==> flow/design.v <==
module MorraCinese(
  input reg clk,
  input reg[1:0] Primo,
  input reg[1:0] Secondo,
  input reg Inizia, 
  output reg [1:0] Manche,
  output reg [1:0] Partita
);
  reg [2:0] status = 3'b000;
  reg [2:0] nextstatus = 3'b000;
  reg [4:0] MinManche = 5'b00100;
  reg [4:0] Count = 5'b00000;
  reg [0:0] MinM = 1'b0; 
  reg [0:0] MaxM = 1'b0;
  reg [1:0] VantaggioP = 2'b00;
  reg [1:0] VantaggioS = 2'b00;
  always @(posedge clk) begin: Updatefsm   
    if(Inizia == 1) begin 
      status = 3'b000;
      Partita = 2'b00;
    end else begin
      status = nextstatus;
      Partita = Partita;
    end
  end
  always @(Manche, status, MaxM, MinM, Partita) begin: FSM 
    if (Manche == 2'b00) begin 
      nextstatus = status;
    end else begin 
      if (MinM == 1'b1) begin
        if (nextstatus == 3'b001 && MaxM == 1'b1)begin
          Partita = 2'b11;
        end else if (nextstatus == 3'b010 && MaxM == 1'b1)begin
          Partita = 2'b01;
        end else if (nextstatus == 3'b011 ) begin 
          Partita = 2'b01; 
        end else if (nextstatus == 3'b100 ) begin 
          Partita = 2'b01;
        end else if (nextstatus == 3'b101 && MaxM == 1'b1)begin
          Partita = 2'b10;
        end else if (nextstatus == 3'b110 ) begin 
          Partita = 2'b10; 
        end else if (nextstatus == 3'b111 ) begin 
          Partita = 2'b10;
        end
      end
      case(status)
        3'b000: begin
          if(Manche == 2'b01) begin
              nextstatus = 3'b010;
          end else if (Manche == 2'b10) begin
              nextstatus = 3'b101;
          end else if (Manche == 2'b11) begin
              nextstatus = 3'b001;
          end
        end 
        3'b001: begin
          if(Manche == 2'b01) begin
              nextstatus = 3'b010;
          end else if(Manche == 2'b10) begin
              nextstatus = 3'b101;
          end else if(Manche == 2'b11) begin
              nextstatus = 3'b001;
          end
        end 
        3'b010: begin
          if(Manche == 2'b01) begin
              nextstatus = 3'b011;
          end else if(Manche == 2'b10) begin
              nextstatus = 3'b001;
          end else if(Manche == 2'b11) begin
              nextstatus = 3'b010;
          end
        end
        3'b011: begin
          if(Manche == 2'b01) begin
            nextstatus = 3'b100;
          end else if(Manche == 2'b10) begin
            nextstatus = 3'b010;
          end else if(Manche == 2'b11) begin
            nextstatus = 3'b011;
          end
        end  
        3'b100: begin
          if(Manche == 2'b01) begin
              nextstatus = 3'b100;
          end else if(Manche == 2'b10) begin
              nextstatus = 3'b011;
          end else if(Manche == 2'b11) begin
            nextstatus = 3'b100;
          end
        end
        3'b101: begin
          if(Manche == 2'b01) begin
              nextstatus = 3'b001;
          end else if(Manche == 2'b10) begin
              nextstatus = 3'b110;
          end else if(Manche == 2'b11) begin
              nextstatus = 3'b101;
          end
        end
        3'b110 : begin 
          if(Manche == 2'b01) begin
            nextstatus = 3'b101;
          end else if(Manche == 2'b10) begin
            nextstatus = 3'b111;
          end else if(Manche == 2'b11) begin
            nextstatus = 3'b110;
          end
        end
        3'b111 : begin
          if(Manche == 2'b01) begin
            nextstatus = 3'b110;
          end else if(Manche == 2'b10) begin
              nextstatus = 3'b111;
          end else if(Manche == 2'b11) begin
              nextstatus = 3'b111;
          end
        end
      endcase
    end  
  end  
  always @(Count) begin
    if (Count == MinManche) begin
      MaxM = 1'b1;
    end 
    if (Count == 5'b00100) begin
      MinM = 1'b1;
    end 
  end
  always @(posedge clk) begin: Datapath
    if (Inizia) begin
      Manche = 2'b00;
      MinM = 1'b0;
      MaxM = 1'b0;
      Count = 5'b00000;
      VantaggioP = 2'b00;
      VantaggioS = 2'b00;
      MinManche = 5'b00100 + {Primo,Secondo};
    end else begin 
      if(Primo == VantaggioP || Secondo == VantaggioS || Primo == 2'b00 || Secondo == 2'b00) begin
        Manche = 2'b00;
      end else begin
        Count++;
        if( Primo == 2'b01 && Secondo == 2'b11 )begin
          Manche = 2'b01;
          VantaggioP = 2'b01;
          VantaggioS = 2'b00;
        end else if ( Primo == 2'b11 && Secondo == 2'b01 ) begin
          Manche = 2'b10;
          VantaggioS = 2'b01;
          VantaggioP = 2'b00;
        end else if ( Primo == 2'b11 && Secondo == 2'b10 ) begin
          VantaggioS = 2'b00;
          Manche = 2'b01;
          VantaggioP = 2'b11;
        end else if ( Primo == 2'b10 && Secondo == 2'b11 ) begin
          VantaggioP = 2'b00;
          Manche = 2'b10;
          VantaggioS = 2'b11;
        end else if ( Primo == 2'b10 && Secondo == 2'b01 ) begin
          VantaggioS = 2'b00;
          Manche = 2'b01;
          VantaggioP = 2'b10;
        end else if ( Primo == 2'b01 && Secondo == 2'b10 ) begin
          VantaggioP = 2'b00;
          Manche = 2'b10;
          VantaggioS = 2'b10;
        end else if( Primo == Secondo ) begin
          Manche = 2'b11;
          VantaggioP = 2'b00;
          VantaggioS = 2'b00;
        end
      end
    end
  end
endmodule  
* Step by step through the tools: MorraCinese
What the tools print for MorraCinese, step after step. Lines are those of the file above, counted from 1. Operators carry their Yosys type and port widths (W data, S select, Z words). Not given: -
Inputs: design top MorraCinese, clock port clk, cell library sky130hd, library corner tt_025C_1v80

* Word level
Counts by Yosys on the flattened word-level netlist (proc, flatten, opt, wreduce; memories kept). Register bits leave out memories and registers merged into their read ports (data or address). Print and check cells are left out. Cells with the same type and inputs are merged into one.
Cells by class: $add $sub $neg 0, shift-type cells 0, $mul 0, reductions and logical operators 16, $lt $le $gt $ge 0, equality and inequality tests 9, multiplexer cells 20, div/mod/pow operators 0, bitwise operators 1
Operators with widths (number):
- $mux W2 | 19
- $eq A2 B2 Y1 const B | 4
- $reduce_bool A7 Y1 | 1
- $logic_and A1 B1 Y1 | 6
- $eq A2 B2 Y1 | 3
- $reduce_bool A6 Y1 | 1
- $eq A2 B1 Y1 const B | 2
- $logic_not A2 Y1 | 2
- $logic_or A1 B1 Y1 | 3
- $reduce_or A3 Y1 | 1
- $reduce_and A2 Y1 | 1
- $reduce_or A2 Y1 | 1
- $not A1 Y1 | 1
- $mux W1 | 1
Word-level totals: bits in latches 0, register bits after elaboration 6, memories kept 0, word width x clocked read ports 0, bits in read-only memories 0, elaborated cells 50, RAM bits 0

* Logic depth
Longest topological path by Yosys (ltp), each cell counted once; first at word level (registers and memories cut), then after technology mapping (sequential cells cut; the memories' decode and read muxes count).
Depth: depth after elaboration 8, ABC_AREA 0, mapped depth 5, gate-level depth less buffers 4

* After synthesis
The flow's flattened synthesis, as Yosys stat reports it; memories are mapped. The netlist is that of the ABC_AREA named above (0 if unset); the other value can give another one. Totals and module areas in this step are rounded.
Cell types:
- sky130_fd_sc_hd__dfxtp_1 | number 6, area in all 120.115 µm²
- sky130_fd_sc_hd__nand2b_1 | number 9, area in all 56.304 µm²
- sky130_fd_sc_hd__mux2i_1 | number 4, area in all 40.038 µm²
- sky130_fd_sc_hd__a21boi_2 | number 2, area in all 22.522 µm²
- sky130_fd_sc_hd__buf_4 | number 3, area in all 22.522 µm²
- sky130_fd_sc_hd__buf_6 | number 2, area in all 22.522 µm²
- sky130_fd_sc_hd__o22ai_4 | number 1, area in all 20.019 µm²
- sky130_fd_sc_hd__xor2_1 | number 2, area in all 17.517 µm²
- sky130_fd_sc_hd__nand2_1 | number 4, area in all 15.014 µm²
- sky130_fd_sc_hd__nand3b_1 | number 2, area in all 15.014 µm²
- sky130_fd_sc_hd__o21ai_0 | number 3, area in all 15.014 µm²
- sky130_fd_sc_hd__nand2b_4 | number 1, area in all 13.763 µm²
- sky130_fd_sc_hd__nor2b_1 | number 2, area in all 12.512 µm²
- sky130_fd_sc_hd__nor4_2 | number 1, area in all 12.512 µm²
- sky130_fd_sc_hd__o211a_1 | number 1, area in all 10.01 µm²
- sky130_fd_sc_hd__o32a_1 | number 1, area in all 10.01 µm²
- sky130_fd_sc_hd__a211o_1 | number 1, area in all 8.758 µm²
- sky130_fd_sc_hd__a21oi_2 | number 1, area in all 8.758 µm²
Not listed: further types 12, cells in them 13.
Mapped netlist: cells in the netlist 59, flip-flop cells 6, chip area (Yosys) 520 µm², sequential area 120 µm², buffers 6

* Path before layout
Path of least setup slack by OpenSTA after synthesis, without wires, with an ideal clock, recovery checks aside; 20% of the period is set as input and as output delay. Where synthesis merged equal registers, the netlist keeps one of their names.
Path post-synthesis: path kind reg-to-reg, start point register VantaggioP[0], end point register Manche[0], time at the first pin 0.000 ns, path slack 0.012 ns, stages on the path 5, path delay 1.079 ns, arrival 0.991 ns, period 1.09 ns, required time 1.002 ns, period reached after synthesis 1.078 ns
"path delay" is the arrival time less input delay plus setup time. "stages on the path": output pins that drive a net of the path, with the launching flip-flop's if there is one; two outputs of one cell count as two. "period reached after synthesis" = period - worst setup slack (recovery checks aside). The figure is calculated, with input and output delays left at 20% of the set period. Between the ends stands the longest chain of elaborated cells between them, by number of cells; it is not shown to be the way that was timed. Of several equally long chains one is given. A line is the first line of the expression or statement that the cell stems from. Yosys adds cells for indexed reads and writes and turns some case tables into memories. A register here has more assigning lines than the two given.
Between the ends, post-synthesis: cell sequence sky130_fd_sc_hd__dfxtp_1 -> sky130_fd_sc_hd__nand2b_1 -> sky130_fd_sc_hd__a21boi_1 -> sky130_fd_sc_hd__o22ai_4 -> sky130_fd_sc_hd__nor4_2, length of the longest elaborated chain 5, elaborated cells between the ends (all ways) 5, RTL lines with such cells 1, those cells by class 1 x eq/ne; 4 x reduce/logical
Ends and longest elaborated chain, post-synthesis:
- start: declaration | line 15 | reg [1:0] VantaggioP = 2'b00;
- start: assignment | line 137 | VantaggioP = 2'b00;
- start: assignment | line 147 | VantaggioP = 2'b01;
- $eq A2 B2 Y1 | line 141 | if(Primo == VantaggioP || Secondo == VantaggioS || Primo == 2'b00 || Secondo == 2'b00) begin
- $logic_or A1 B1 Y1 x3 | line 141
- $reduce_or A2 Y1
- end: assignment | line 142 | Manche = 2'b00;
- end: assignment | line 146 | Manche = 2'b01;
- end: declaration | line 6 | output reg [1:0] Manche,

* Path in the finished layout
Path of least setup slack in the final report of flow run 2 (OpenROAD, finished layout, wires in). Where an end is a register, its clock arrival counts in the times.
Path post-layout: path kind reg-to-output, start point register Manche[1], end point output Manche[1], time at the first pin 0.26 ns, required time 1.24 ns, stages on the path 2, path slack 0.04 ns, arrival 1.20 ns, period 1.55 ns
A register here has more assigning lines than the two given.
Between the ends, post-layout: cell sequence sky130_fd_sc_hd__dfxtp_1 -> sky130_fd_sc_hd__clkdlybuf4s50_1, length of the longest elaborated chain 0, elaborated cells between the ends (all ways) 0, RTL lines with such cells 0
Ends and longest elaborated chain, post-layout:
- start: declaration | line 6 | output reg [1:0] Manche,
- start: assignment | line 133 | Manche = 2'b00;
- start: assignment | line 142 | Manche = 2'b00;
- end: declaration | line 6

Subject: flow runs of MorraCinese

Hi,

Record of 2 stored runs of the RTL-to-layout flow on MorraCinese, platform sky130hd. The runs are unordered. Constraints: input delay and output delay 20% of the set period each, output load 0.01 pF.
"reached clock period" = clock period - worst setup slack. The figure is calculated, with input and output delays left at 20% of the set period.
"allowed time less slack (worst setup path)" means the part of the period allowed to the worst setup path (the constraints hold back 20% at inputs and 20% at outputs) less its slack; where the path has registers, the arrival times of their clocks count too.
"total design power": no workload was simulated; the value follows from the tool's default switching activity.
Values from the reports are rounded here.

* Flow run 1 | settings: period_ns 0.886; CORE_UTILIZATION 67; SETUP_SLACK_MARGIN 0.26; PLACE_DENSITY_LB_ADDON 0.21; HOLD_SLACK_MARGIN 0.28; CORE_ASPECT_RATIO 1.6; CORE_MARGIN 6; CELL_PAD_IN_SITES_GLOBAL_PLACEMENT 2; TNS_END_PERCENT 95; ABC_AREA 0; GPL_TIMING_DRIVEN 1; GPL_ROUTABILITY_DRIVEN 0; CTS_CLUSTER_SIZE 91; MAX_ROUTING_LAYER met5; CAP_MARGIN 20; SLEW_MARGIN 20 | did not finish, floorplanning stopped with PDN-0185
* Flow run 2 | settings: period_ns 1.55; CORE_UTILIZATION 17; PLACE_DENSITY 0.51; HOLD_SLACK_MARGIN -0.08; CELL_PAD_IN_SITES_GLOBAL_PLACEMENT 1; CELL_PAD_IN_SITES_DETAIL_PLACEMENT 2; GPL_TIMING_DRIVEN 0; CTS_CLUSTER_DIAMETER 179; MIN_ROUTING_LAYER met1; CAP_MARGIN 20; CORE_MARGIN 2; SLEW_MARGIN 20 | results: standard-cell area after layout 650 µm²; die area 3500 µm²; allowed time less slack (worst setup path) 1.20 ns; worst setup path type reg-to-output; total design power 0.46 mW; area of the synthesized netlist 520 µm²; worst setup slack after layout 0.043 ns; reached clock period 1.507 ns

Regards
